==> flow/design.v <==
module video_sync_generator(reset,
                            vga_clk,
                            blank_n,
                            HS,
                            VS,
									 xPos,
									 yPos
									 );
input reset;
input vga_clk;
output reg blank_n;
output reg HS;
output reg VS;
output reg [10:0] xPos;
output reg [9:0] yPos;
parameter hori_line  = 800;                           
parameter hori_back  = 144;
parameter hori_front = 16;
parameter vert_line  = 525;
parameter vert_back  = 34;
parameter vert_front = 11;
parameter H_sync_cycle = 96;
parameter V_sync_cycle = 2;
parameter H_BLANK = hori_front+H_sync_cycle ;  
reg [10:0] h_cnt;
reg [9:0]  v_cnt;
wire cHD,cVD,cDEN,hori_valid,vert_valid;
always@(negedge vga_clk,posedge reset)
begin
  if (reset)
  begin
     h_cnt<=11'd0;
     v_cnt<=10'd0;
  end
    else
    begin
      if (h_cnt==hori_line-1)
      begin 
         h_cnt<=11'd0;
         if (v_cnt==vert_line-1)
            v_cnt<=10'd0;
         else
            v_cnt<=v_cnt+1;
      end
      else
         h_cnt<=h_cnt+1;
    end
end
assign cHD = (h_cnt<H_sync_cycle)?1'b0:1'b1;
assign cVD = (v_cnt<V_sync_cycle)?1'b0:1'b1;
assign hori_valid = (h_cnt<(hori_line-hori_front)&& h_cnt>=hori_back)?1'b1:1'b0;
assign vert_valid = (v_cnt<(vert_line-vert_front)&& v_cnt>=vert_back)?1'b1:1'b0;
assign cDEN = hori_valid && vert_valid;
always@(negedge vga_clk)
begin
  HS<=cHD;
  VS<=cVD;
  blank_n<=cDEN;
  xPos <= h_cnt;
  yPos <= v_cnt;
end
endmodule
# ---- Tool chain data of video_sync_generator
# What the tools print for video_sync_generator, step after step.
# Lines are those of the file above, counted from 1.
# Cell names lack the library's common part.
# The mark - stands for no value.
dict set report setup {
  top_module {video_sync_generator}
  clk_port {vga_clk}
  lib {sky130hd}
  corner {tt_025C_1v80}
}

# ---- Word-level counts
# Counts by Yosys on the flattened word-level netlist (proc, flatten, opt, wreduce; memories kept). Register bits leave out memories and registers merged into their read ports (data or address); mux counts leave out enables and synchronous resets folded into registers. Print and check cells are left out. Cells with the same type and inputs are merged into one.
dict set report op_classes {
  n_addsub 2
  n_cmp 6
  eq_ne 2
  mux 6
  n_reduce_logical 3
}
# operator count
set ops {}
lappend ops {{11-bit by 1-bit adder with 11-bit output (second input constant)} 1}
lappend ops {{11-bit by 10-bit less-than comparator with 1-bit output (second input constant)} 1}
lappend ops {{11-bit by 10-bit equality test with 1-bit output (second input constant)} 1}
lappend ops {{11-bit by 7-bit less-than comparator with 1-bit output (second input constant)} 1}
lappend ops {{11-bit by 8-bit greater-or-equal comparator with 1-bit output (second input constant)} 1}
lappend ops {{11-bit 2-to-1 mux} 1}
lappend ops {{10-bit by 1-bit adder with 10-bit output (second input constant)} 1}
lappend ops {{10-bit less-than comparator (second input constant)} 1}
lappend ops {{10-bit equality test (second input constant)} 1}
lappend ops {{10-bit by 2-bit less-than comparator with 1-bit output (second input constant)} 1}
lappend ops {{10-bit by 6-bit greater-or-equal comparator with 1-bit output (second input constant)} 1}
lappend ops {{10-bit 2-to-1 mux} 1}
lappend ops {{1-bit 2-to-1 mux} 4}
lappend ops {{1-bit logical AND} 3}
dict set report bits {
  register_bits 45
  inputBits 2
  out_inout_bits 24
  wordCells 26
}

# ---- Logic depth
# Depth = most cells in a row (Yosys ltp): at word level without a register or memory, in the mapped netlist without a sequential cell, where the memories' decode and read muxes count.
dict set report logic_depth {
  word_depth 4
  abc_area 0
  depth_mapped 6
  ltp_nobuf 6
}

# ---- After synthesis
# Yosys stat after the flow's synthesis: flattened, memories mapped to cells. It holds for the ABC_AREA given above (unset counts as 0); a run with the other value may have another netlist.
# Totals and module areas in this step are rounded.
dict set report mapped {
  cell_count 132
  mapped_area_um2 1590
  seqArea_um2 1006
  ffs 45
  n_buf 2
}
# type count type_area_um2
set by_type {}
lappend by_type {dfrtn_1 21 525.504}
lappend by_type {dfxtp_1 24 480.461}
lappend by_type {xnor2_1 6 52.55}
lappend by_type {xor2_1 6 52.55}
lappend by_type {nand3_1 8 40.038}
lappend by_type {ha_1 3 37.536}
lappend by_type {nor2_1 9 33.782}
lappend by_type {nand4_1 5 31.28}
lappend by_type {a31oi_1 4 25.024}
lappend by_type {and3_1 4 25.024}
lappend by_type {and4_4 2 22.522}
lappend by_type {mux2_2 2 22.522}
lappend by_type {nand2_1 6 22.522}
lappend by_type {nor4_4 1 21.27}
lappend by_type {inv_1 5 18.768}
lappend by_type {nor2b_1 3 18.768}
lappend by_type {nor4_1 3 18.768}
lappend by_type {and3_2 2 15.014}
# Not listed: further types 14, cells in them 18.

# Top module video_sync_generator; platform sky130hd; tools Yosys and OpenROAD; 2 stored runs in no particular order. Input and output delays are each 20% of the period that was set; the output load is 0.01 pF.
# "worstPathTime_ps" means the part of the period allowed to the worst setup path (the constraints hold back 20% at inputs and 20% at outputs) less its slack; where the path has registers, the arrival times of their clocks count too.
# "worstPathTime_ps" is known to 10 ps.
# The measured numbers are rounded.
run="job 1" settings period_ns=1.08 CAP_MARGIN=20 CORE_MARGIN=2 CORE_UTILIZATION=40 SLEW_MARGIN=20
run="job 1" results synth_chip_area_um2=1590 dieArea_um2=4496 post_route_util_frac=0.66 fin_ws_ps=-473 tns_ps=-18020 final_hold_ws_ps=412 worstPathTime_ps=1550 worst_path_kind="reg-to-reg"
run="job 2" settings period_ns=2.2 CORE_UTILIZATION=20 SETUP_SLACK_MARGIN=0.65 HOLD_SLACK_MARGIN=0.22 CELL_PAD_IN_SITES_DETAIL_PLACEMENT=1 ABC_AREA=1 GPL_TIMING_DRIVEN=1 CTS_CLUSTER_DIAMETER=199 CAP_MARGIN=25 SLEW_MARGIN=15 MIN_ROUTING_LAYER="met1" CORE_MARGIN=2
run="job 2" results synth_chip_area_um2=1787 dieArea_um2=9705 post_route_util_frac=0.323 fin_ws_ps=-129 tns_ps=-2747 final_hold_ws_ps=404
